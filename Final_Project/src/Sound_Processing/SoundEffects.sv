==> flow/design.v <==
import sound_pkg::*;
module SoundEffects(
    input         i_clk,       
    input         i_rst_n,     
    input  [32:0] i_data,  
    input  [19:0] time_r,  
    input         play_what_is_stored,    
	input signed [15:0] i_SRAM_DQ,
    output [19:0] o_SRAM_ADDR,
    output [15:0] o_sound_effects  
);
wire [4:0] BtnID = i_data[24:20];  
wire [19:0] sound_start_addr = sound_pkg::SOUND_ADDR[BtnID];  
wire [19:0] sound_length = sound_pkg::SOUND_LENGTH[BtnID];  
wire [19:0] addr = sound_start_addr + time_r - i_data[19:0];
wire [19:0] o_SRAM_ADDR_w = (play_what_is_stored) ? time_r : addr;  
reg [19:0] o_SRAM_ADDR_r;
assign o_SRAM_ADDR = o_SRAM_ADDR_r;
wire [19:0] end_time = i_data[19:0] + sound_length;
wire should_output_something_w = (i_data != 0) && ((i_data[32] == 0)) && (time_r >= i_data[19:0]) && (time_r[18:0] < end_time);
reg should_output_something_r;
wire [1:0] volume_w = i_data[28:27];  
reg [1:0] volume_r;  
assign o_sound_effects = (play_what_is_stored || should_output_something_r) ? 
                            i_SRAM_DQ >>> volume_r : 0;  
always_ff @(posedge i_clk or negedge i_rst_n) begin
    if (!i_rst_n) begin
        o_SRAM_ADDR_r <= 0;
        should_output_something_r <= 0;  
        volume_r <= 0;  
    end else begin
        o_SRAM_ADDR_r <= o_SRAM_ADDR_w;  
        should_output_something_r <= should_output_something_w;  
        if (play_what_is_stored) begin
            volume_r <= 0;  
        end else begin
            volume_r <= volume_w;  
        end
    end
end
endmodule
==> Tool chain data of SoundEffects <==
The steps from the RTL of SoundEffects to its reports follow in flow order.
Line numbers count from 1 in the design file above.
Library cell names are shortened.
{ "design": {"top_module": "SoundEffects", "clock": "i_clk", "cell_library": "sky130hd", "pvt_corner": "tt_025C_1v80"} }

==> Word-level counts <==
Source: Yosys, flattened and elaborated, memories not mapped. Widths are those after wreduce; folded enables and synchronous resets count as part of the registers. Registers that Yosys merges into a memory's read port (data or address) are not register bits. Print and check cells do not count. Equal cells are merged and count once.
{ "word_totals": {"reg_bits": 23, "input_bits": 72, "out_inout_bits": 36, "word_cells": 20} }
{ "op_classes": {"addsub": 3, "compare": 2, "shift": 3, "n_mux": 3, "bitwise": 1, "n_reduce_logical": 5} }
{ "op_table": {"columns": ["op", "count"], "rows": [
  ["nonzero test 33 bit", 1],
  ["adder 1 x 20 -> 20 bit", 1],
  ["less-than comparator 19 x 20 -> 1 bit", 1],
  ["adder 20 x 1 -> 20 bit", 1],
  ["subtractor 20 bit", 1],
  [">= comparator 20 bit", 1],
  ["2-to-1 mux 20 bit", 1],
  [">>> shifter 16 x 2 -> 16 bit", 1],
  ["2-to-1 mux 16 bit", 1],
  ["indexed select 1 x 5 -> 1 bit", 2],
  ["logical AND 1 bit", 3],
  ["2-to-1 mux 2 bit", 1],
  ["logical OR 1 bit", 1],
  ["inverter 1 bit", 1]
]} }

==> Depth <==
Depth = most cells in a row (Yosys ltp): at word level without a register or memory, in the mapped netlist without a sequential cell, where the memories' decode and read muxes count.
{ "logic_depth": {"ltp_word": 4, "ABC_AREA": 0, "ltp_mapped": 11, "depth_no_buf": 11} }

==> Netlist <==
Source: synth_stat.txt of the flow (Yosys; design flattened, memories mapped). It holds for the ABC_AREA given above (unset counts as 0); a run with the other value may have another netlist.
{ "types": {"columns": ["cell_type", "count", "type_area_um2"], "rows": [
  ["dfrtp_1", 23, 575.552],
  ["ha_1", 39, 487.968],
  ["mux4_2", 12, 270.259],
  ["fa_1", 8, 160.154],
  ["inv_1", 38, 142.637],
  ["nor2b_1", 18, 112.608],
  ["o21ai_0", 22, 110.106],
  ["nand2_1", 28, 105.101],
  ["a21oi_1", 19, 95.091],
  ["nor2_1", 20, 75.072],
  ["nor4_1", 10, 62.56],
  ["buf_6", 5, 56.304],
  ["a21o_1", 7, 52.55],
  ["a31oi_1", 6, 37.536],
  ["o2111ai_1", 4, 35.034],
  ["xnor2_1", 4, 35.034],
  ["xor2_1", 4, 35.034],
  ["nand4_1", 5, 31.28]
]} }
Not listed: further types 39, cells in them 65.
{ "synth_totals": {"cells": 337, "synth_area_mm2": 0.0029816, "seqArea_mm2": 0.0005756, "ffs": 23, "buf_cells": 12} }

==> Worst setup path after synthesis <==
Path of least setup slack by OpenSTA after synthesis, without wires, with an ideal clock, recovery checks aside; 20% of the period is set as input and as output delay. Where synthesis merged equal registers, the netlist keeps one of their names.
{ "synth_path": {"path_kind": "input to register", "start": "input i_data[2]", "end": "register o_SRAM_ADDR_r[17]", "tclk_ns": 4.29, "in_delay_ns": 0.858, "setup_ns": 0.092, "t_first_pin_ns": 0.858, "arrival_ns": 2.800, "required_ns": 4.198, "slack_ns": 1.399, "delay_ns": 2.034, "path_stages": 9, "n_path_buf": 0, "synth_period_reached_ns": 2.891} }
"delay_ns" = arrival - input delay + setup time.
"path_stages" counts driving pins, that of a launching flip-flop among them; a cell with two outputs on the path counts twice.
"synth_period_reached_ns" = period - worst setup slack (recovery checks aside). The figure is calculated, with input and output delays left at 20% of the set period.
The rows between start and end are the longest chain of elaborated cells between them; the timing report does not say that the signal goes this way. Where chains are equally long, one stands for them.
Each line given opens the expression or statement behind the cell; cells for indexed reads and writes are added by Yosys, which also makes memories of some case tables.
{ "synth_via": {"path_cell_list": "inv_1 ha_1 fa_1 nor2b_1 o21a_1 o211ai_1 a211oi_2 o31a_2 o31ai_2", "elab_chain_len": 2, "cone_cells": 2, "cone_lines": 2, "cone_classes": "add/sub (1); mux (1)"} }
{ "synth_rtl": {"columns": ["element", "line", "rtl"], "rows": [
  ["start, declared", 5, "input  [32:0] i_data,"],
  ["subtractor 20 bit", 15, "wire [19:0] addr = sound_start_addr + time_r - i_data[19:0];"],
  ["2-to-1 mux 20 bit", 16, "wire [19:0] o_SRAM_ADDR_w = (play_what_is_stored) ? time_r : addr;"],
  ["end, assigned", 28, "o_SRAM_ADDR_r <= 0;"],
  ["end, assigned", 32, "o_SRAM_ADDR_r <= o_SRAM_ADDR_w;"],
  ["end, declared", 17, "reg [19:0] o_SRAM_ADDR_r;"]
]} }

==> Timing after layout <==
From the final timing report of run 1: the path of least setup slack in the routed layout; clock arrival at registers is part of the times.
{ "layout_path": {"path_kind": "input to register", "start": "input i_data[2]", "end": "register o_SRAM_ADDR_r[16]", "tclk_ns": 1.62, "in_delay_ns": 0.32, "setup_ns": 0.14, "t_first_pin_ns": 0.32, "arrival_ns": 2.65, "required_ns": 1.76, "slack_ns": -0.89, "path_stages": 12, "n_path_buf": 3} }
The rows between start and end are the longest chain of elaborated cells between them; the timing report does not say that the signal goes this way. Where chains are equally long, one stands for them.
{ "layout_via": {"path_cell_list": "buf_8 inv_8 ha_4 fa_1 and3_4 o211ai_1 buf_4 a31oi_4 buf_6 o21ai_2 and3_1 o31ai_1", "elab_chain_len": 2, "cone_cells": 2, "cone_lines": 2, "cone_classes": "add/sub (1); mux (1)"} }
{ "layout_rtl": {"columns": ["element", "line", "rtl"], "rows": [
  ["start, declared", 5, "input  [32:0] i_data,"],
  ["subtractor 20 bit", 15, "wire [19:0] addr = sound_start_addr + time_r - i_data[19:0];"],
  ["2-to-1 mux 20 bit", 16, "wire [19:0] o_SRAM_ADDR_w = (play_what_is_stored) ? time_r : addr;"],
  ["end, assigned", 28, "o_SRAM_ADDR_r <= 0;"],
  ["end, assigned", 32, "o_SRAM_ADDR_r <= o_SRAM_ADDR_w;"],
  ["end, declared", 17, "reg [19:0] o_SRAM_ADDR_r;"]
]} }

Data sheet: physical implementation of SoundEffects

Top module SoundEffects; platform sky130hd; tools Yosys and OpenROAD; 2 stored runs in no particular order. Input and output delays are each 20% of the period that was set; the output load is 0.01 pF.
"achieved_clock_period_ns" means the clock period less the worst setup slack. The figure is calculated, with input and output delays left at 20% of the set period.
[
  {
    "run": "run 1",
    "settings": { "period_ns": 1.62, "CORE_UTILIZATION": 44, "PLACE_DENSITY_LB_ADDON": 0.27, "CORE_MARGIN": 10, "CELL_PAD_IN_SITES_GLOBAL_PLACEMENT": 0, "TNS_END_PERCENT": 30, "GPL_TIMING_DRIVEN": 1, "CTS_CLUSTER_SIZE": 45, "MIN_ROUTING_LAYER": "met1", "MAX_ROUTING_LAYER": "met4", "CAP_MARGIN": 20, "SLEW_MARGIN": 20 },
    "results": { "util_frac": 0.838, "worst_hold_slack_ns": 0.255, "stdcell_area_mm2": 0.0054152, "worst_setup_slack_ns": -0.886, "yosys.chip_area_mm2": 0.0029816, "achieved_clock_period_ns": 2.506, "final_die_area_mm2": 0.0104694, "setupTns_ns": -13.101 }
  },
  {
    "run": "run 2",
    "settings": { "period_ns": 2.36, "CORE_UTILIZATION": 49, "SETUP_SLACK_MARGIN": 0.36, "PLACE_DENSITY_LB_ADDON": 0.09, "HOLD_SLACK_MARGIN": 0.1, "CORE_MARGIN": 9, "CELL_PAD_IN_SITES_GLOBAL_PLACEMENT": 1, "TNS_END_PERCENT": 50, "GPL_TIMING_DRIVEN": 1, "CTS_CLUSTER_DIAMETER": 274, "MIN_ROUTING_LAYER": "met1", "CAP_MARGIN": 20, "SLEW_MARGIN": 20 },
    "outcome": "no results, placement failed with FLW-0024"
  }
]
