==> flow/design.v <==
module Button_Array(
    input i_clk,
    input i_rst_n,
    input [24:0] i_GPIO_BTN,
    output [24:0] o_down,
	output [24:0] o_pos,
	output [24:0] o_neg
);
parameter NUM_BTNS = 25; 
reg  [NUM_BTNS-1:0] down_r, pos_r, neg_r;
wire [NUM_BTNS-1:0] down_w, pos_w, neg_w;
assign o_down = down_r;
assign o_pos = pos_r;
assign o_neg = neg_r;
always_ff @(posedge i_clk or negedge i_rst_n) begin
	if (!i_rst_n) begin
		down_r <= 25'b0;
		pos_r <= 25'b0;
		neg_r <= 25'b0;
	end else begin
		down_r <= down_w;
		pos_r <= pos_w;
		neg_r <= neg_w;
	end
end
Debounce_GPIO debounce_0(
	.i_in(i_GPIO_BTN[0]),
	.i_clk(i_clk),
	.i_rst_n(i_rst_n),
	.o_debounced(down_w[0]),
	.o_pos(pos_w[0]),
	.o_neg(neg_w[0])
);
Debounce_GPIO debounce_1(
	.i_in(i_GPIO_BTN[1]),
	.i_clk(i_clk),
	.i_rst_n(i_rst_n),
	.o_debounced(down_w[1]),
	.o_pos(pos_w[1]),
	.o_neg(neg_w[1])
);
Debounce_GPIO debounce_2(
	.i_in(i_GPIO_BTN[2]),
	.i_clk(i_clk),
	.i_rst_n(i_rst_n),
	.o_debounced(down_w[2]),
	.o_pos(pos_w[2]),
	.o_neg(neg_w[2])
);
Debounce_GPIO debounce_3(
	.i_in(i_GPIO_BTN[3]),
	.i_clk(i_clk),
	.i_rst_n(i_rst_n),
	.o_debounced(down_w[3]),
	.o_pos(pos_w[3]),
	.o_neg(neg_w[3])
);
Debounce_GPIO debounce_4(
	.i_in(i_GPIO_BTN[4]),
	.i_clk(i_clk),
	.i_rst_n(i_rst_n),
	.o_debounced(down_w[4]),
	.o_pos(pos_w[4]),
	.o_neg(neg_w[4])
);
Debounce_GPIO debounce_5(
	.i_in(i_GPIO_BTN[5]),
	.i_clk(i_clk),
	.i_rst_n(i_rst_n),
	.o_debounced(down_w[5]),
	.o_pos(pos_w[5]),
	.o_neg(neg_w[5])
);
Debounce_GPIO debounce_6(
	.i_in(i_GPIO_BTN[6]),
	.i_clk(i_clk),
	.i_rst_n(i_rst_n),
	.o_debounced(down_w[6]),
	.o_pos(pos_w[6]),
	.o_neg(neg_w[6])
);
Debounce_GPIO debounce_7(
	.i_in(i_GPIO_BTN[7]),
	.i_clk(i_clk),
	.i_rst_n(i_rst_n),
	.o_debounced(down_w[7]),
	.o_pos(pos_w[7]),
	.o_neg(neg_w[7])
);
Debounce_GPIO debounce_8(
	.i_in(i_GPIO_BTN[8]),
	.i_clk(i_clk),
	.i_rst_n(i_rst_n),
	.o_debounced(down_w[8]),
	.o_pos(pos_w[8]),
	.o_neg(neg_w[8])
);
Debounce_GPIO debounce_9(
	.i_in(i_GPIO_BTN[9]),
	.i_clk(i_clk),
	.i_rst_n(i_rst_n),
	.o_debounced(down_w[9]),
	.o_pos(pos_w[9]),
	.o_neg(neg_w[9])
);
Debounce_GPIO debounce_10(
	.i_in(i_GPIO_BTN[10]),
	.i_clk(i_clk),
	.i_rst_n(i_rst_n),
	.o_debounced(down_w[10]),
	.o_pos(pos_w[10]),
	.o_neg(neg_w[10])
);
Debounce_GPIO debounce_11(
	.i_in(i_GPIO_BTN[11]),
	.i_clk(i_clk),
	.i_rst_n(i_rst_n),
	.o_debounced(down_w[11]),
	.o_pos(pos_w[11]),
	.o_neg(neg_w[11])
);
Debounce_GPIO debounce_12(
	.i_in(i_GPIO_BTN[12]),
	.i_clk(i_clk),
	.i_rst_n(i_rst_n),
	.o_debounced(down_w[12]),
	.o_pos(pos_w[12]),
	.o_neg(neg_w[12])
);
Debounce_GPIO debounce_13(
	.i_in(i_GPIO_BTN[13]),
	.i_clk(i_clk),
	.i_rst_n(i_rst_n),
	.o_debounced(down_w[13]),
	.o_pos(pos_w[13]),
	.o_neg(neg_w[13])
);
Debounce_GPIO debounce_14(
	.i_in(i_GPIO_BTN[14]),
	.i_clk(i_clk),
	.i_rst_n(i_rst_n),
	.o_debounced(down_w[14]),
	.o_pos(pos_w[14]),
	.o_neg(neg_w[14])
);
Debounce_GPIO debounce_15(
	.i_in(i_GPIO_BTN[15]),
	.i_clk(i_clk),
	.i_rst_n(i_rst_n),
	.o_debounced(down_w[15]),
	.o_pos(pos_w[15]),
	.o_neg(neg_w[15])
);
Debounce_GPIO debounce_16(
	.i_in(i_GPIO_BTN[16]),
	.i_clk(i_clk),
	.i_rst_n(i_rst_n),
	.o_debounced(down_w[16]),
	.o_pos(pos_w[16]),
	.o_neg(neg_w[16])
);
Debounce_GPIO debounce_17(
	.i_in(i_GPIO_BTN[17]),
	.i_clk(i_clk),
	.i_rst_n(i_rst_n),
	.o_debounced(down_w[17]),
	.o_pos(pos_w[17]),
	.o_neg(neg_w[17])
);	
Debounce_GPIO debounce_18(
	.i_in(i_GPIO_BTN[18]),
	.i_clk(i_clk),
	.i_rst_n(i_rst_n),
	.o_debounced(down_w[18]),
	.o_pos(pos_w[18]),
	.o_neg(neg_w[18])
);
Debounce_GPIO debounce_19(
	.i_in(i_GPIO_BTN[19]),
	.i_clk(i_clk),
	.i_rst_n(i_rst_n),
	.o_debounced(down_w[19]),
	.o_pos(pos_w[19]),
	.o_neg(neg_w[19])
);
Debounce_GPIO debounce_20(
	.i_in(i_GPIO_BTN[20]),
	.i_clk(i_clk),
	.i_rst_n(i_rst_n),
	.o_debounced(down_w[20]),
	.o_pos(pos_w[20]),
	.o_neg(neg_w[20])
);
Debounce_GPIO debounce_21(
	.i_in(i_GPIO_BTN[21]),
	.i_clk(i_clk),
	.i_rst_n(i_rst_n),
	.o_debounced(down_w[21]),
	.o_pos(pos_w[21]),
	.o_neg(neg_w[21])
);
Debounce_GPIO debounce_22(
	.i_in(i_GPIO_BTN[22]),
	.i_clk(i_clk),
	.i_rst_n(i_rst_n),
	.o_debounced(down_w[22]),
	.o_pos(pos_w[22]),
	.o_neg(neg_w[22])
);
Debounce_GPIO debounce_23(
	.i_in(i_GPIO_BTN[23]),
	.i_clk(i_clk),
	.i_rst_n(i_rst_n),
	.o_debounced(down_w[23]),
	.o_pos(pos_w[23]),
	.o_neg(neg_w[23])
);
Debounce_GPIO debounce_24(
	.i_in(i_GPIO_BTN[24]),
	.i_clk(i_clk),
	.i_rst_n(i_rst_n),
	.o_debounced(down_w[24]),
	.o_pos(pos_w[24]),
	.o_neg(neg_w[24])
);
endmodule
module Debounce_GPIO(
	input  i_in,
	input  i_clk,
	input  i_rst_n,
	output o_debounced,
	output o_neg,
	output o_pos
);
parameter CNT_N = 32767;
localparam CNT_BIT = $clog2(CNT_N+1);
wire inv_i_in;
assign inv_i_in = ~i_in;
logic debounced_r, debounced_w;
logic [CNT_BIT-1:0] counter_r, counter_w;
logic neg_r, neg_w, pos_r, pos_w;
assign o_debounced = debounced_r;
assign o_pos = pos_r;
assign o_neg = neg_r;
always_comb begin
	if(inv_i_in != debounced_r) begin
		counter_w = counter_r - 1;
	end
	else begin
		counter_w = CNT_N;
	end
end
always_comb begin
	if(counter_r == 0) begin
		debounced_w = inv_i_in;
		pos_w = ~debounced_r & inv_i_in;
		neg_w = debounced_r & ~inv_i_in;
	end
	else begin
		debounced_w = debounced_r;
		pos_w = 1'b0;
		neg_w = 1'b0;
	end
end
always_ff @(posedge i_clk or negedge i_rst_n) begin
	if (!i_rst_n) begin
		debounced_r <= '0;
		counter_r <= CNT_N;
		neg_r <= '0;
		pos_r <= '0;
	end else begin
		debounced_r <= debounced_w;
		counter_r <= counter_w;
		neg_r <= neg_w;
		pos_r <= pos_w;
	end
end
endmodule
* Tool chain data of Button_Array
Tool output for the design above, in the order of the flow. Lines are those of the file above, counted from 1. Operators carry their Yosys type and port widths (W data, S select, Z words). Library cell names are shortened. A cell with -- has no value.
Set-up: design top Button_Array, clock input i_clk, standard-cell library sky130hd, timing corner tt_025C_1v80

* Word-level counts
Counts by Yosys on the flattened word-level netlist (proc, flatten, opt, wreduce; memories kept). Register bits leave out memories and registers merged into their read ports (data or address); mux counts leave out enables and synchronous resets folded into registers. Print and check cells are left out. Cells with the same type and inputs are merged into one.
Word-level totals: elaborated cells 353, flip-flop bits (word level) 525, output and inout bits 75
Operators by class: bitwise operators 100, reductions and logical operators 25, equal/unequal tests 25, multiplexer cells 75, add/sub/neg operators 25
Operator list (count):
- $sub A15 B1 Y15 const B | 25
- $logic_not A15 Y1 | 25
- $mux W15 | 25
- $and A1 B1 Y1 | 50
- $not A1 Y1 | 50
- $mux W1 | 50
- $ne A1 B1 Y1 | 25

* Depth
Depth = most cells in a row (Yosys ltp): at word level without a register or memory, in the mapped netlist without a sequential cell, where the memories' decode and read muxes count.
Depth: depth after elaboration 3, ABC_AREA 0, gate-level depth with buffers 6, depth with buffers taken out 5

* After synthesis
The flow's flattened synthesis, as Yosys stat reports it; memories are mapped. The netlist is that of the ABC_AREA named above (0 if unset); the other value can give another one. The area totals of this step are shown rounded.
Cells by type (count):
- dfstp_2 | 375
- dfrtp_1 | 150
- mux2i_1 | 127
- ha_1 | 100
- or4_1 | 140
- o31ai_1 | 112
- nand3_1 | 134
- or3_1 | 103
- nor2b_1 | 102
- nor4_1 | 91
- inv_1 | 124
- nor2_1 | 115
- nor4_2 | 34
- nand2_1 | 101
- clkbuf_1 | 100
- xnor2_1 | 34
- and2_1 | 42
- o21ai_0 | 52
Not listed: further types 21, cells in them 193.
Mapped netlist: flip-flop cells 525, synthesis area 0.02495 mm², mapped cells 2229
By module: a second synthesis without flattening, with its own total; a netlist apart from the flattened one above.
Second synthesis, totals: cells (unflattened synthesis) 2050, area (unflattened synthesis) 0.02412 mm²
Each row is one instance without its submodules.
Modules:
- Debounce_GPIO | seq. area 0.0004692 mm², area 0.0008896 mm², cells 79, times used 25
- Button_Array | seq. area 0.001877 mm², area 0.001877 mm², cells 75, times used 1

* Path before layout
Path of least setup slack by OpenSTA after synthesis, without wires, with an ideal clock, recovery checks aside; 20% of the period is set as input and as output delay. Where synthesis merged equal registers, the netlist keeps one of their names.
Timing path post-synthesis: kind register to register, from register debounce_17.counter_r[0], to register debounce_17.counter_r[14], data required time 2.085 ns, arrival time 1.698 ns, launch time at the first pin 0.000 ns, period 2.16 ns, delay of the path 1.773 ns, stages on the path 7, path slack 0.387 ns, setup time 0.075 ns, period reached after synthesis 1.773 ns
"delay of the path" = arrival - input delay + setup time. "stages on the path": output pins that drive a net of the path, with the launching flip-flop's if there is one; two outputs of one cell count as two. "period reached after synthesis" = period - worst setup slack (recovery checks aside). The figure is calculated, with input and output delays left at 20% of the set period. Between the ends stands the longest chain of elaborated cells between them, by number of cells; it is not shown to be the way that was timed. Of several equally long chains one is given. Each line given opens the expression or statement behind the cell; cells for indexed reads and writes are added by Yosys, which also makes memories of some case tables.
Between the ends, post-synthesis: path through dfstp_2 inv_1 ha_1 or3b_2 clkbuf_1 nor4_1 mux2i_1, length of the longest elaborated chain 2
RTL lines, path post-synthesis:
- from (decl) | line 240 | logic [CNT_BIT-1:0] counter_r, counter_w;
- from (assign) | line 268 | counter_r <= CNT_N;
- from (assign) | line 273 | counter_r <= counter_w;
- $sub A15 B1 Y15 | line 247 | counter_w = counter_r - 1;
- $mux W15 | line 246 | if(inv_i_in != debounced_r) begin
- to (assign) | line 268
- to (assign) | line 273
- to (decl) | line 240

* Timing after layout
From the final timing report of entry A: the path of least setup slack in the routed layout; clock arrival at registers is part of the times.
Timing path after layout: kind register to register, from register debounce_1.counter_r[0], to register debounce_1.counter_r[14], arrival time 2.43 ns, period 2.04 ns, launch time at the first pin 0.55 ns, setup time 0.08 ns, path slack 0.08 ns, stages on the path 6, data required time 2.51 ns
Between the ends stands the longest chain of elaborated cells between them, by number of cells; it is not shown to be the way that was timed. Of several equally long chains one is given.
Between the ends, after layout: path through dfstp_2 inv_1 ha_1 or3b_2 nor4_2 mux2i_1, length of the longest elaborated chain 2
RTL lines, path after layout:
- from (decl) | line 240 | logic [CNT_BIT-1:0] counter_r, counter_w;
- from (assign) | line 268 | counter_r <= CNT_N;
- from (assign) | line 273 | counter_r <= counter_w;
- $sub A15 B1 Y15 | line 247 | counter_w = counter_r - 1;
- $mux W15 | line 246 | if(inv_i_in != debounced_r) begin
- to (assign) | line 268
- to (assign) | line 273
- to (decl) | line 240

FLOW RESULTS
============

2 stored runs of Button_Array in the flow (synthesis by Yosys, layout by OpenROAD, sky130hd cells), in arbitrary order. Constraints: input delay and output delay 20% of the set period each, output load 0.01 pF.
"reached clock period" is the run's clock period less its worst setup slack. It is reckoned from that one timing run; input and output delays stay at 20% of the period that was set.
The measured numbers are rounded.

[entry A] flow files
==> flow/run.sh <==
#!/bin/bash
# the make line also repeats the synthesis and layout settings of config.mk as NAME=value (left out here)
make -C /OpenROAD-flow-scripts/flow DESIGN_CONFIG=/design/flow/config.mk WORK_HOME=/design/flow/orfs CLKGATE_MAP_FILE= finish
==> flow/config.mk <==
export PLATFORM = sky130hd
export DESIGN_NAME = Button_Array
export DESIGN_NICKNAME = Button_Array
export VERILOG_FILES = /design/flow/design.v
export SDC_FILE = /design/flow/constraint.sdc
export NUM_CORES = 4
export LEC_CHECK = 0
export CAP_MARGIN = 35
export CORE_ASPECT_RATIO = 0.69
export CORE_MARGIN = 7
export CORE_UTILIZATION = 68
export CTS_CLUSTER_DIAMETER = 171
export GPL_ROUTABILITY_DRIVEN = 0
export MAX_ROUTING_LAYER = met5
export PLACE_DENSITY_LB_ADDON = 0.06
export SETUP_SLACK_MARGIN = 0.04
export SLEW_MARGIN = 20
export TNS_END_PERCENT = 55
==> flow/constraint.sdc <==
create_clock -name core_clock -period 2.04 [get_ports {i_clk}]
set_input_delay 0.4080 -clock core_clock [delete_from_list [all_inputs] [get_ports {i_clk}]]
set_output_delay 0.4080 -clock core_clock [all_outputs]
set_load 0.01 [all_outputs]

[entry A] result: post-route setup TNS 0.000 ns; synthesized cell area 0.02495 mm²; utilization of the finished layout 77.3 %; smallest hold slack 0.346 ns; reached clock period 1.957 ns; die size 0.04234 mm²; worst setup slack after layout 0.083 ns

[entry B] flow files
==> flow/run.sh <==
#!/bin/bash
# the make line also repeats the synthesis and layout settings of config.mk as NAME=value (left out here)
make -C /OpenROAD-flow-scripts/flow DESIGN_CONFIG=/design/flow/config.mk WORK_HOME=/design/flow/orfs CLKGATE_MAP_FILE= finish
==> flow/config.mk <==
export PLATFORM = sky130hd
export DESIGN_NAME = Button_Array
export DESIGN_NICKNAME = Button_Array
export VERILOG_FILES = /design/flow/design.v
export SDC_FILE = /design/flow/constraint.sdc
export NUM_CORES = 4
export LEC_CHECK = 0
export ABC_AREA = 1
export CAP_MARGIN = 20
export CELL_PAD_IN_SITES_DETAIL_PLACEMENT = 2
export CORE_ASPECT_RATIO = 0.97
export CORE_MARGIN = 8
export CORE_UTILIZATION = 45
export CTS_CLUSTER_SIZE = 76
export GPL_TIMING_DRIVEN = 1
export MAX_ROUTING_LAYER = met5
export MIN_ROUTING_LAYER = met2
export PLACE_DENSITY_LB_ADDON = 0.07
export SLEW_MARGIN = 20
==> flow/constraint.sdc <==
create_clock -name core_clock -period 1.17 [get_ports {i_clk}]
set_input_delay 0.2340 -clock core_clock [delete_from_list [all_inputs] [get_ports {i_clk}]]
set_output_delay 0.2340 -clock core_clock [all_outputs]
set_load 0.01 [all_outputs]

[entry B] result: no results, placement failed with DPL-0033
